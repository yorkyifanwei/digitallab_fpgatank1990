==> flow/design.v <==
`timescale 1ns / 1ps
module PS#(
    parameter  WIDTH = 1
) (
    input   s,
    input   clk,
    output  p
);
reg temp1;
reg temp2;
always @(posedge clk) begin
    temp1 <= s;
    temp2 <= s & ~temp1;    
end
assign p = temp2;
endmodule
module DDP #(
    parameter DW    = 15,
    parameter H_LEN = 200,
    parameter V_LEN = 150
) (
    input               hen,     
    input               ven,     
    input               rstn,    
    input               pclk,    
    input      [  11:0] rdata,   
    output reg [  11:0] rgb,     
    output reg [DW-1:0] raddr    
);
reg [1:0] sx;    
reg [1:0] sy;
reg [1:0] nsx;
reg [1:0] nsy;
always @(*) begin
    sx = nsx;
    sy = nsy;
end
wire p;
PS #(1) ps(
    .s      (~(hen & ven)),
    .clk    (pclk),
    .p      (p)
);
always @(posedge pclk) begin
    if (!rstn) begin
        nsx   <= 0;
        nsy   <= 3;
        rgb   <= 0;
        raddr <= 0;
    end
    else if (hen && ven) begin
        rgb <= rdata;
        if (sx == 2'b11) begin
            raddr <= raddr + 1;
        end
        nsx <= sx + 1;
    end
    else if (p) begin
        rgb <= 0;
        if (sy != 2'b11) begin
            raddr <= raddr - H_LEN;
        end
        else if (raddr == H_LEN * V_LEN) begin
            raddr <= 0;
        end
        nsy <= sy + 1;
    end
    else rgb <= 0;
end
endmodule
`timescale 1ns / 1ps
module CntS #(
    parameter               WIDTH               = 16,
    parameter               RST_VLU             = 0
)(
    input                   [ 0 : 0]            clk,     
    input                   [ 0 : 0]            rstn,    
    input                   [WIDTH-1:0]         d,       
    input                   [ 0 : 0]            ce,      
    output      reg         [WIDTH-1:0]         q        
);
always @(posedge clk) begin
    if (!rstn)
        q <= RST_VLU;
    else if (ce) begin
        if (q == 0)
            q <= d;
        else
            q <= q - 1;
    end
    else
        q <= q;
end
endmodule
module DST (
    input       rstn,    
    input       pclk,    
    output reg  hen,     
    output reg  ven,     
    output reg  hs,      
    output reg  vs       
);
localparam HSW_t = 119;  
localparam HBP_t = 63;   
localparam HEN_t = 799;  
localparam HFP_t = 55;   
localparam VSW_t = 5;    
localparam VBP_t = 22;   
localparam VEN_t = 599;  
localparam VFP_t = 36;   
localparam SW = 2'b00;   
localparam BP = 2'b01;   
localparam EN = 2'b10;   
localparam FP = 2'b11;   
reg     [ 0 : 0]    ce_v;    
reg     [ 1 : 0]    h_state; 
reg     [ 1 : 0]    v_state; 
reg     [15 : 0]    d_h;     
reg     [15 : 0]    d_v;     
wire    [15 : 0]    q_h;     
wire    [15 : 0]    q_v;     
CntS #(16, HSW_t) hcnt(
    .clk    (pclk),
    .rstn   (rstn),
    .d      (d_h),
    .ce     (1'b1),
    .q      (q_h)
);
CntS #(16, VSW_t) vcnt(
    .clk    (pclk),
    .rstn   (rstn),
    .d      (d_v),
    .ce     (ce_v),
    .q      (q_v)
);
always @(*) begin
    case (h_state)
        SW: begin
            d_h = HBP_t;  hs = 1; hen = 0;
        end
        BP: begin
            d_h = HEN_t;  hs = 0; hen = 0;
        end
        EN: begin
            d_h = HFP_t;  hs = 0; hen = 1;
        end
        FP: begin
            d_h = HSW_t;  hs = 0; hen = 0;
        end
    endcase
    case (v_state)
        SW: begin
            d_v = VBP_t;  vs = 1; ven = 0;
        end
        BP: begin
            d_v = VEN_t;  vs = 0; ven = 0;
        end
        EN: begin
            d_v = VFP_t;  vs = 0; ven = 1;
        end
        FP: begin
            d_v = VSW_t;  vs = 0; ven = 0;
        end
    endcase
end
always @(posedge pclk) begin
    if (!rstn) begin
        h_state <= SW; v_state <= SW; ce_v <= 1'b0;
    end
    else begin
        if (q_h == 0) begin
            h_state <= h_state + 2'b01;
            if (h_state == FP) begin
                ce_v <= 0;
                if (q_v == 0)
                    v_state <= v_state + 2'b01;
            end
            else
                ce_v <= 0;
        end
        else if (q_h == 1) begin
            if(h_state == FP)
                ce_v <= 1;
            else
                ce_v <= 0;
        end
        else ce_v <= 0;
    end
end
endmodule
`timescale 1ns / 1ps
module DU #(
    parameter DW    = 15,
    parameter H_LEN = 200,
    parameter V_LEN = 150
) (
    input               pclk,    
    input               rstn,    
    input      [  11:0] rdata,   
    output     [DW-1:0] raddr,   
    output     [  11:0] rgb,     
    output              hs,      
    output              vs       
);
wire hen, ven;
DDP #(DW, H_LEN, V_LEN) ddp(
    .hen(hen),
    .ven(ven),
    .rstn(rstn),
    .pclk(pclk),
    .rdata(rdata),
    .rgb(rgb),
    .raddr(raddr)
);
DST dst(
    .rstn(rstn),
    .pclk(pclk),
    .hen(hen),
    .ven(ven),
    .hs(hs),
    .vs(vs)
);
endmodule
# From RTL to reports: DU
# The steps from the RTL of DU to its reports follow in flow order.
# Line numbers count from 1 in the design file above.
# Operators carry their Yosys type and port widths (W data, S select, Z words).
# Library cell names are shortened.
# The mark n/a stands for no value.
[design]
design = "DU"
clk_port = "pclk"
cell_library = "sky130hd"
pvt_corner = "tt_025C_1v80"

# After elaboration
# Yosys after proc, flatten, opt, wreduce and memory -nomap, before mapping. Memory bits, and registers merged into a memory's read port (data or address), are not among the register bits. Print and check cells are not counted. Equal cells are merged and count once.
[classes]
eq_ne = 11
n_mux = 14
n_logic = 7
n_addsub = 8
n_shift = 0
multipliers = 0
n_cmp = 0
div = 0
reduce_and_logical = 16
[op_table]
columns = ["operator", "n"]
rows = [
  ["$pmux W16 S4", 2],
  ["$mux W15", 5],
  ["$sub A16 B1 Y16 const B", 2],
  ["$logic_not A16 Y1", 2],
  ["$mux W16", 2],
  ["$eq A16 B1 Y1 const B", 1],
  ["$add A15 B1 Y15 const B", 1],
  ["$eq A15 B15 Y1 const B", 1],
  ["$sub A15 B8 Y15 const B", 1],
  ["$reduce_or A3 Y1", 5],
  ["$eq A2 B2 Y1 const B", 5],
  ["$add A2 B1 Y2 const B", 4],
  ["$pmux W1 S2", 4],
  ["$reduce_and A3 Y1", 2],
  ["$not A1 Y1", 5],
  ["$eq A2 B1 Y1 const B", 2],
  ["$ne A2 B2 Y1 const B", 2],
  ["$logic_not A2 Y1", 2],
  ["$reduce_and A2 Y1", 2],
  ["$reduce_bool A3 Y1", 1],
  ["$and A1 B1 Y1", 2],
  ["$reduce_bool A2 Y1", 1],
  ["$logic_and A1 B1 Y1", 1],
  ["$mux W1", 1],
]
[bits]
ff_bits = 70
output_inout_bits = 29
ram_bits = 0
clocked_rd_ports_x_width = 0
rom_bits = 0
latch_bits = 0
memories = 0
wordCells = 67
inputBits = 14

# Logic depth
# Yosys ltp: most cells in a row. Word level: on the elaborated netlist, between registers, memories and ports. Mapped: between sequential cells and ports; inverters and the memories' decode and read muxes count.
[depth]
ltp_word = 6
abc_area = 0
depth_mapped = 10
mapped_depth_nobuf = 9

# Netlist
# The flow's flattened synthesis, as Yosys stat reports it; memories are mapped. The netlist is that of the ABC_AREA named above (0 if unset); the other value can give another one.
# The area totals of this step are shown rounded.
[by_type]
columns = ["cell_type", "n", "area_total_um2"]
rows = [
  ["dfxtp_1", 70, 1.4E+03],
  ["ha_1", 20, 250.24],
  ["nor2_1", 49, 183.926],
  ["xnor2_1", 20, 175.168],
  ["nand2_1", 38, 142.637],
  ["xor2_1", 14, 122.618],
  ["o21ai_0", 23, 115.11],
  ["and3_1", 16, 100.096],
  ["a21oi_1", 19, 95.091],
  ["nand3_1", 17, 85.082],
  ["nor3_1", 16, 80.077],
  ["inv_1", 16, 60.058],
  ["a31oi_1", 7, 43.792],
  ["nor4_1", 7, 43.792],
  ["clkbuf_1", 11, 41.29],
  ["or3_1", 6, 37.536],
  ["or4_1", 5, 37.536],
  ["o211ai_1", 4, 30.029],
]
# Not listed: further types 32, cells in them 49.
[synth_totals]
stdcells = 407
seqArea_um2 = 1400
n_buf = 17
mapped_area_um2 = 3430
flip_flops = 70
# By module: a second synthesis without flattening, with its own total; a netlist apart from the flattened one above.
[hier_totals]
cells_unflattened = 518
area_unflattened_um2 = 4280
# Rows give one instance, submodules left out.
[modules]
columns = ["mod", "mod_area_um2", "mod_seq_area_um2", "cells", "instances"]
rows = [
  ["DDP", 1640, 621, 196, 1],
  ["CntS", 1070, 320, 128, 1],
  ["CntS", 1040, 320, 135, 1],
  ["DST", 470, 100, 56, 1],
  ["PS #(WIDTH=1)", 53.8, 40.0, 3, 1],
  ["DU", 0.0, 0.0, 0, 1],
]

# Worst setup path after synthesis
# Path of least setup slack by OpenSTA after synthesis, without wires, with an ideal clock, recovery checks aside; 20% of the period is set as input and as output delay. Where synthesis merged equal registers, the netlist keeps one of their names.
[synth_path]
path_type = "register -> register"
from = "reg ddp.raddr[0]"
to = "reg ddp.raddr[10]"
launch_ps = 0
path_stages = 10
setup_slack_ps = 485
setup_ps = 72
tclk_ps = 2960
required_time_ps = 2888
n_path_buf = 2
delay_ps = 2474
arrival_time_ps = 2402
period_less_setup_slack_ps = 2475
# "delay_ps" = arrival - input delay + setup time.
# "path_stages" counts driving pins, that of a launching flip-flop among them; a cell with two outputs on the path counts twice.
# "period_less_setup_slack_ps" = period - worst setup slack (recovery checks aside). The figure is calculated, with input and output delays left at 20% of the set period.
# The rows between start and end are the longest chain of elaborated cells between them; the timing report does not say that the signal goes this way. Where chains are equally long, one stands for them.
# Each line given opens the expression or statement behind the cell; cells for indexed reads and writes are added by Yosys, which also makes memories of some case tables.
# A register here has more assigning lines than the two given.
[synth_via]
path_cell_list = "dfxtp_1 > inv_1 > ha_1 > or4b_1 > or4_1 > buf_2 > a31o_1 > buf_6 > or3_1 > a21oi_1"
elab_chain_len = 5
cells_between = 10
lines_between = 7
classes_between = "2 x add/sub; 1 x eq/ne; 5 x mux; 2 x reduce/logical"
[synth_lines]
columns = ["element", "line", "source"]
rows = [
  ["start, declared", 28, "output reg [DW-1:0] raddr"],
  ["start, assigned", 54, "raddr <= raddr + 1;"],
  ["start, assigned", 61, "raddr <= raddr - H_LEN;"],
  ["$eq A15 B15 Y1", 63, "else if (raddr == H_LEN * V_LEN) begin"],
  ["$mux W15", 63, ""],
  ["$mux W15", 60, "if (sy != 2'b11) begin"],
  ["$mux W15", 58, "else if (p) begin"],
  ["$mux W15", 51, "else if (hen && ven) begin"],
  ["end, assigned", 54, ""],
  ["end, assigned", 61, ""],
  ["end, declared", 28, ""],
]

# Path in the finished layout
# Path of least setup slack in the final report of flow run 1 (OpenROAD, finished layout, wires in). Where an end is a register, its clock arrival counts in the times.
# The report prints the path's times to 10 ps; the period is as set.
[layout_path]
path_type = "register -> register"
from = "reg ddp.raddr[0]"
to = "reg ddp.raddr[8]"
setup_ps = 140
setup_slack_ps = 1070
required_time_ps = 3990
n_path_buf = 0
arrival_time_ps = 2920
path_stages = 9
launch_ps = 330
tclk_ps = 3780
# The rows between start and end are the longest chain of elaborated cells between them; the timing report does not say that the signal goes this way. Where chains are equally long, one stands for them.
# A register here has more assigning lines than the two given.
[layout_via]
path_cell_list = "dfxtp_1 > inv_1 > ha_1 > or4b_1 > or4_1 > a31oi_2 > o21ai_0 > xor2_1 > nor2_1"
elab_chain_len = 5
cells_between = 10
lines_between = 7
classes_between = "2 x add/sub; 1 x eq/ne; 5 x mux; 2 x reduce/logical"
[layout_lines]
columns = ["element", "line", "source"]
rows = [
  ["start, declared", 28, "output reg [DW-1:0] raddr"],
  ["start, assigned", 54, "raddr <= raddr + 1;"],
  ["start, assigned", 61, "raddr <= raddr - H_LEN;"],
  ["$eq A15 B15 Y1", 63, "else if (raddr == H_LEN * V_LEN) begin"],
  ["$mux W15", 63, ""],
  ["$mux W15", 60, "if (sy != 2'b11) begin"],
  ["$mux W15", 58, "else if (p) begin"],
  ["$mux W15", 51, "else if (hen && ven) begin"],
  ["end, assigned", 54, ""],
  ["end, assigned", 61, ""],
  ["end, declared", 28, ""],
]

Wiki page: DU / flow data

Flow measurements of DU on sky130hd: 2 stored runs with different settings, listed in no order. Input and output delays are each 20% of the period that was set; the output load is 0.01 pF.
By "clock_period_reached_ps" is meant the clock period of the run minus its worst setup slack. This is arithmetic on one report: input and output delays are still those of the set period (20% each).
"worstPathTime_ps" means the part of the period allowed to the worst setup path (the constraints hold back 20% at inputs and 20% at outputs) less its slack; where the path has registers, the arrival times of their clocks count too.
By "design_power_mw" is meant OpenSTA's value without simulated activity: inputs other than the clock are taken to toggle once in ten clock periods, and the tool carries that through the logic.
"worstPathTime_ps" is known to 10 ps.
Measured values are rounded.

# flow run 1
==> flow/run.sh <==
#!/bin/bash
# the make line also repeats the synthesis and layout settings of config.mk as NAME=value (left out here)
make -C /OpenROAD-flow-scripts/flow DESIGN_CONFIG=/design/flow/config.mk WORK_HOME=/design/flow/orfs CLKGATE_MAP_FILE= finish
==> flow/config.mk <==
export PLATFORM = sky130hd
export DESIGN_NAME = DU
export DESIGN_NICKNAME = DU
export VERILOG_FILES = /design/flow/design.v
export SDC_FILE = /design/flow/constraint.sdc
export NUM_CORES = 4
export LEC_CHECK = 0
export CAP_MARGIN = 20
export CORE_MARGIN = 2
export CORE_UTILIZATION = 40
export SLEW_MARGIN = 20
==> flow/constraint.sdc <==
create_clock -name core_clock -period 3.78 [get_ports {pclk}]
set_input_delay 0.7560 -clock core_clock [delete_from_list [all_inputs] [get_ports {pclk}]]
set_output_delay 0.7560 -clock core_clock [all_outputs]
set_load 0.01 [all_outputs]

==> flow run 1: results <==
setup_worst_slack_ps=1070
dieArea_um2=9330
setupTns_ps=0
clock_period_reached_ps=2710
util_pct=49.4
final_hold_ws_ps=384
synthesis_area_um2=3430
design_power_mw=1.32
worstPathTime_ps=2710
worstPathKind="register -> register"

# flow run 2
==> flow/run.sh <==
#!/bin/bash
# the make line also repeats the synthesis and layout settings of config.mk as NAME=value (left out here)
make -C /OpenROAD-flow-scripts/flow DESIGN_CONFIG=/design/flow/config.mk WORK_HOME=/design/flow/orfs CLKGATE_MAP_FILE= finish
==> flow/config.mk <==
export PLATFORM = sky130hd
export DESIGN_NAME = DU
export DESIGN_NICKNAME = DU
export VERILOG_FILES = /design/flow/design.v
export SDC_FILE = /design/flow/constraint.sdc
export NUM_CORES = 4
export LEC_CHECK = 0
export ABC_AREA = 1
export CAP_MARGIN = 20
export CELL_PAD_IN_SITES_DETAIL_PLACEMENT = 0
export CORE_ASPECT_RATIO = 1.1
export CORE_MARGIN = 2
export CORE_UTILIZATION = 29
export GPL_ROUTABILITY_DRIVEN = 1
export MIN_ROUTING_LAYER = met2
export PLACE_DENSITY = 0.8
export SLEW_MARGIN = 20
==> flow/constraint.sdc <==
create_clock -name core_clock -period 5.3 [get_ports {pclk}]
set_input_delay 1.0600 -clock core_clock [delete_from_list [all_inputs] [get_ports {pclk}]]
set_output_delay 1.0600 -clock core_clock [all_outputs]
set_load 0.01 [all_outputs]

==> flow run 2: results <==
setup_worst_slack_ps=2570
dieArea_um2=14600
setupTns_ps=0
clock_period_reached_ps=2733
util_pct=36.1
final_hold_ws_ps=396
synthesis_area_um2=3950
design_power_mw=1.12
worstPathTime_ps=2730
worstPathKind="register -> register"
