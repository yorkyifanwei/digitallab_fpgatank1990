==> flow/design.v <==
`timescale 1ns / 1ps
module SegmentMask(
    input               clk,
    input               rst,
    input      [31:0]   output_data,
    input      [ 7:0]   output_valid,
    output reg [ 7:0]   seg_data,
    output reg [ 7:0]   seg_an
);
reg [3:0] seg_data_reg;
reg [2:0] seg_an_reg;
reg [31:0] cnt;
reg [2:0] seg_id;
always @(posedge clk) begin
    if (rst) begin
        cnt <= 0;
        seg_id <= 0;
    end
    else begin
        if (cnt >= 32'd250_000) begin
            if (seg_id == 3'd7)
                seg_id <= 3'd0;
            else
                seg_id <= seg_id + 3'd1;
            cnt <= 0;
        end
        else
            cnt <= cnt + 32'b1;
    end
end
always @(posedge clk) begin
    seg_an_reg = seg_id * output_valid[seg_id];
    case (seg_an_reg)
        3'd0: seg_data_reg <= output_data[3:0];
        3'd1: seg_data_reg <= output_data[7:4];
        3'd2: seg_data_reg <= output_data[11:8];
        3'd3: seg_data_reg <= output_data[15:12];
        3'd4: seg_data_reg <= output_data[19:16];
        3'd5: seg_data_reg <= output_data[23:20];
        3'd6: seg_data_reg <= output_data[27:24];
        3'd7: seg_data_reg <= output_data[31:28];
    endcase
end
always @(*) begin
    case (seg_an_reg)
        3'd0: begin
            seg_an = 8'b1111_1110;
        end
        3'd1: begin
            seg_an = 8'b1111_1101;
        end
        3'd2: begin
            seg_an = 8'b1111_1011;
        end
        3'd3: begin
            seg_an = 8'b1111_0111;
        end
        3'd4: begin
            seg_an = 8'b1110_1111;
        end
        3'd5: begin
            seg_an = 8'b1101_1111;
        end
        3'd6: begin
            seg_an = 8'b1011_1111;
        end
        3'd7: begin
            seg_an = 8'b0111_1111;
        end
    endcase
    case (seg_data_reg)
        4'h0: begin
            seg_data = 8'b0100_0000;
        end
        4'h1: begin
            seg_data = 8'b0111_1001;
        end
        4'h2: begin
            seg_data = 8'b1010_0100;
        end
        4'h3: begin
            seg_data = 8'b0011_0000;
        end
        4'h4: begin
            seg_data = 8'b0001_1001;
        end
        4'h5: begin
            seg_data = 8'b0001_0010;
        end
        4'h6: begin
            seg_data = 8'b0000_0010;
        end
        4'h7: begin
            seg_data = 8'b0111_1000;
        end
        4'h8: begin
            seg_data = 8'b0000_0000;
        end
        4'h9: begin
            seg_data = 8'b0001_0000;
        end
        4'hA: begin
            seg_data = 8'b0000_1000;
        end
        4'hB: begin
            seg_data = 8'b0000_0011;
        end
        4'hC: begin
            seg_data = 8'b0100_0110;
        end
        4'hD: begin
            seg_data = 8'b0010_0001;
        end
        4'hE: begin
            seg_data = 8'b0000_0110;
        end
        4'hF: begin
            seg_data = 8'b0000_1110;
        end
    endcase
end
endmodule
# Step by step through the tools: SegmentMask
# Tool output for the design above, in the order of the flow.
# Line numbers count from 1 in the design file above.
# Operators: Yosys type, input widths -> output width; for muxes data width and select width s.
# Not given: n/a
dict set report setup {
  design {SegmentMask}
  clock_port {clk}
  lib {sky130hd}
  corner {tt_025C_1v80}
}

# Word level
# Yosys after proc, flatten, opt, wreduce and memory -nomap, before mapping. Enables and synchronous resets that opt folds into registers are not counted as muxes. Memory bits, and registers merged into a memory's read port (data or address), are not among the register bits. Print and check cells are not counted. Equal cells are merged and count once.
# Memory sizes are those after Yosys's memory passes, which may raise the word count (mostly to a power of two), join words into wider ones and drop unused or constant bits.
dict set report op_classes {
  n_mux 2
  n_reduce_logical 2
  shift 1
  eq_ne 8
  multipliers 1
  n_cmp 1
  addsub 2
}
# cell n
set ops {}
lappend ops {{$add 32x1->32 const B} 1}
lappend ops {{$ge 32x18->1 const B} 1}
lappend ops {{$pmux 4 s8} 1}
lappend ops {{$eq 3x3->1 const B} 5}
lappend ops {{$shiftx 8x3->1} 1}
lappend ops {{$eq 3x2->1 const B} 2}
lappend ops {{$add 3x1->3 const B} 1}
lappend ops {{$eq 3x1->1 const B} 1}
lappend ops {{$mul 3x1->3} 1}
lappend ops {{$logic_not 3->1} 1}
lappend ops {{$mux 3} 1}
lappend ops {{$reduce_or 2->1} 1}
dict set report word_totals {
  in_bits 42
  n_memories 2
  clocked_rd_ports_x_width 16
  register_bits 35
  rom_bits 192
  elab_cells 21
  output_inout_bits 16
}
# name words width rd write_ports line
set memory_table {}
lappend memory_table {{(name not given)} 16 8 1 0 71} ;# case (seg_data_reg)
lappend memory_table {{(name not given)} 8 8 1 0 45} ;# case (seg_an_reg)

# Depth
# Yosys ltp: most cells in a row. Word level: on the elaborated netlist, between registers, memories and ports. Mapped: between sequential cells and ports; inverters and the memories' decode and read muxes count.
dict set report logic_depth {
  ltp_word 4
  abc_area 0
  mapped_depth 11
  ltp_nobuf 10
}

# After synthesis
# Source: synth_stat.txt of the flow (Yosys; design flattened, memories mapped). It holds for the ABC_AREA given above (unset counts as 0); a run with the other value may have another netlist.
# Totals and module areas in this step are rounded.
# type n area_total_um2
set by_type {}
lappend by_type {sky130_fd_sc_hd__dfxtp_1 51 1.02E+03}
lappend by_type {sky130_fd_sc_hd__ha_1 10 125.12}
lappend by_type {sky130_fd_sc_hd__mux2i_1 11 110.106}
lappend by_type {sky130_fd_sc_hd__nor2_1 24 90.086}
lappend by_type {sky130_fd_sc_hd__xnor2_1 9 78.826}
lappend by_type {sky130_fd_sc_hd__inv_1 19 71.318}
lappend by_type {sky130_fd_sc_hd__xor2_1 7 61.309}
lappend by_type {sky130_fd_sc_hd__a22oi_1 7 52.55}
lappend by_type {sky130_fd_sc_hd__nand2_1 12 45.043}
lappend by_type {sky130_fd_sc_hd__a22o_1 5 43.792}
lappend by_type {sky130_fd_sc_hd__and3_1 6 37.536}
lappend by_type {sky130_fd_sc_hd__nand3_1 7 35.034}
lappend by_type {sky130_fd_sc_hd__mux2_2 3 33.782}
lappend by_type {sky130_fd_sc_hd__nand4_1 5 31.28}
lappend by_type {sky130_fd_sc_hd__and4b_1 3 30.029}
lappend by_type {sky130_fd_sc_hd__mux2_4 2 30.029}
lappend by_type {sky130_fd_sc_hd__a21oi_1 5 25.024}
lappend by_type {sky130_fd_sc_hd__and4bb_2 2 25.024}
# Other cell types: 30; their cells: 44.
dict set report synth_totals {
  mapped_area_um2 2285
  ff_cells 51
  mapped_cells 232
  buffers 6
  seqArea_um2 1021
}

# Path before layout
# Source: OpenSTA report_checks on the synthesized netlist (no wires, ideal clock, input and output delay 20% of the period each), path of least setup slack; recovery checks are left aside. Register names are those of the netlist, which keeps one name where synthesis merged equal registers.
dict set report synth_timing {
  path_kind {input to register}
  start {input port output_valid[5]}
  end {register (no name shown)}
  n_path_buf 0
  delay_ps 1987
  clock_period_ps 3040
  slack_ps 445
  input_delay_ps 608
  t_arrival_ps 2478
  setup_time_ps 117
  path_stages 9
  required_ps 2923
  launch_ps 608
  period_less_setup_slack_ps 2595
}
# "delay_ps" = arrival - input delay + setup time.
# "path_stages" counts driving pins, that of a launching flip-flop among them; a cell with two outputs on the path counts twice.
# "period_less_setup_slack_ps" is the clock period less the worst setup slack; recovery checks do not enter. This is arithmetic on one report: input and output delays are still those of the set period (20% each).
# Between the ends stands the longest chain of elaborated cells between them, by number of cells; it is not shown to be the way that was timed. Of several equally long chains one is given.
# Each line given opens the expression or statement behind the cell; cells for indexed reads and writes are added by Yosys, which also makes memories of some case tables.
dict set report synth_between {
  cell_sequence {sky130_fd_sc_hd__mux2_4 sky130_fd_sc_hd__a22o_1 sky130_fd_sc_hd__nor2_4 sky130_fd_sc_hd__inv_4 sky130_fd_sc_hd__mux2i_1 sky130_fd_sc_hd__inv_1 sky130_fd_sc_hd__ha_1 sky130_fd_sc_hd__mux2_4 sky130_fd_sc_hd__a22o_1}
  elab_chain_cells 4
  cells_between 11
  lines_between 2
  cone_classes {mul (1); eq/ne (7); shift (1); mux (1); reduce/logical (1)}
}
# item line
set synth_rtl {}
lappend synth_rtl {{start: declaration} 6} ;# input      [ 7:0]   output_valid,
lappend synth_rtl {{$shiftx 8x3->1} 32} ;# seg_an_reg = seg_id * output_valid[seg_id];
lappend synth_rtl {{$mul 3x1->3} 32}
lappend synth_rtl {{$eq 3x3->1} 33} ;# case (seg_an_reg)
lappend synth_rtl {{$pmux 4 s8} 33}

# Path in the finished layout
# From the final timing report of entry A: the path of least setup slack in the routed layout; clock arrival at registers is part of the times.
# The path's times are printed in steps of 10 ps; the period is the one set.
dict set report layout_timing {
  path_kind {input to register}
  start {input port output_valid[5]}
  end {register (no name shown)}
  launch_ps 550
  setup_time_ps 100
  input_delay_ps 550
  n_path_buf 2
  path_stages 10
  required_ps 2950
  slack_ps 170
  clock_period_ps 2740
  t_arrival_ps 2780
}
# Between the ends stands the longest chain of elaborated cells between them, by number of cells; it is not shown to be the way that was timed. Of several equally long chains one is given.
dict set report layout_between {
  cell_sequence {sky130_fd_sc_hd__clkdlybuf4s50_1 sky130_fd_sc_hd__buf_4 sky130_fd_sc_hd__and4b_1 sky130_fd_sc_hd__a22oi_1 sky130_fd_sc_hd__nand4_1 sky130_fd_sc_hd__mux2i_1 sky130_fd_sc_hd__inv_1 sky130_fd_sc_hd__ha_1 sky130_fd_sc_hd__mux2_4 sky130_fd_sc_hd__a22o_1}
  elab_chain_cells 4
  cells_between 11
  lines_between 2
  cone_classes {mul (1); eq/ne (7); shift (1); mux (1); reduce/logical (1)}
}
# item line
set layout_rtl {}
lappend layout_rtl {{start: declaration} 6} ;# input      [ 7:0]   output_valid,
lappend layout_rtl {{$shiftx 8x3->1} 32} ;# seg_an_reg = seg_id * output_valid[seg_id];
lappend layout_rtl {{$mul 3x1->3} 32}
lappend layout_rtl {{$eq 3x3->1} 33} ;# case (seg_an_reg)
lappend layout_rtl {{$pmux 4 s8} 33}

; Below are 2 stored runs of the flow (Yosys, OpenROAD; platform sky130hd) on SegmentMask, each with its settings and what was measured, unordered. Constraints: input delay and output delay 20% of the set period each, output load 0.01 pF.
; "achieved_period_ps" = clock period - worst setup slack. The figure is calculated, with input and output delays left at 20% of the set period.
; "timing.worst_path_ps" is the time allowed to the run's worst setup path (the clock period less input and output delay, where it has them) less its slack. Clock arrival times count: a late capture clock shortens it, a late launch clock lengthens it.
; By "total_power_mw" is meant OpenSTA's value without simulated activity: inputs other than the clock are taken to toggle once in ten clock periods, and the tool carries that through the logic.
; "timing.worst_path_ps" is given in steps of 10 ps.
; Measured values are rounded.

[entry A: settings]
period_ns = 2.74
CORE_UTILIZATION = 21
CAP_MARGIN = 20
CORE_MARGIN = 2
SLEW_MARGIN = 20
[entry A: results]
setup_worst_slack_ps = 167
timing.worst_path_ps = 2020
path_kind = input to register
achieved_period_ps = 2573
design_die_area_um2 = 11730
total_power_mw = 1.679
synth_chip_area_um2 = 2285
cell_area_final_um2 = 3361

[entry B: settings]
period_ns = 2.3
CORE_UTILIZATION = 15
SETUP_SLACK_MARGIN = 0.56
PLACE_DENSITY_LB_ADDON = 0.29
CORE_MARGIN = 5
CELL_PAD_IN_SITES_DETAIL_PLACEMENT = 1
TNS_END_PERCENT = 80
GPL_TIMING_DRIVEN = 0
CTS_CLUSTER_SIZE = 94
CAP_MARGIN = 30
MIN_ROUTING_LAYER = met2
MAX_ROUTING_LAYER = met5
SLEW_MARGIN = 20
[entry B: results]
setup_worst_slack_ps = -74
cell_area_final_um2 = 3876
total_power_mw = 2.304
timing.worst_path_ps = 2370
path_kind = register to register
synth_chip_area_um2 = 2285
design_die_area_um2 = 17800
achieved_period_ps = 2374
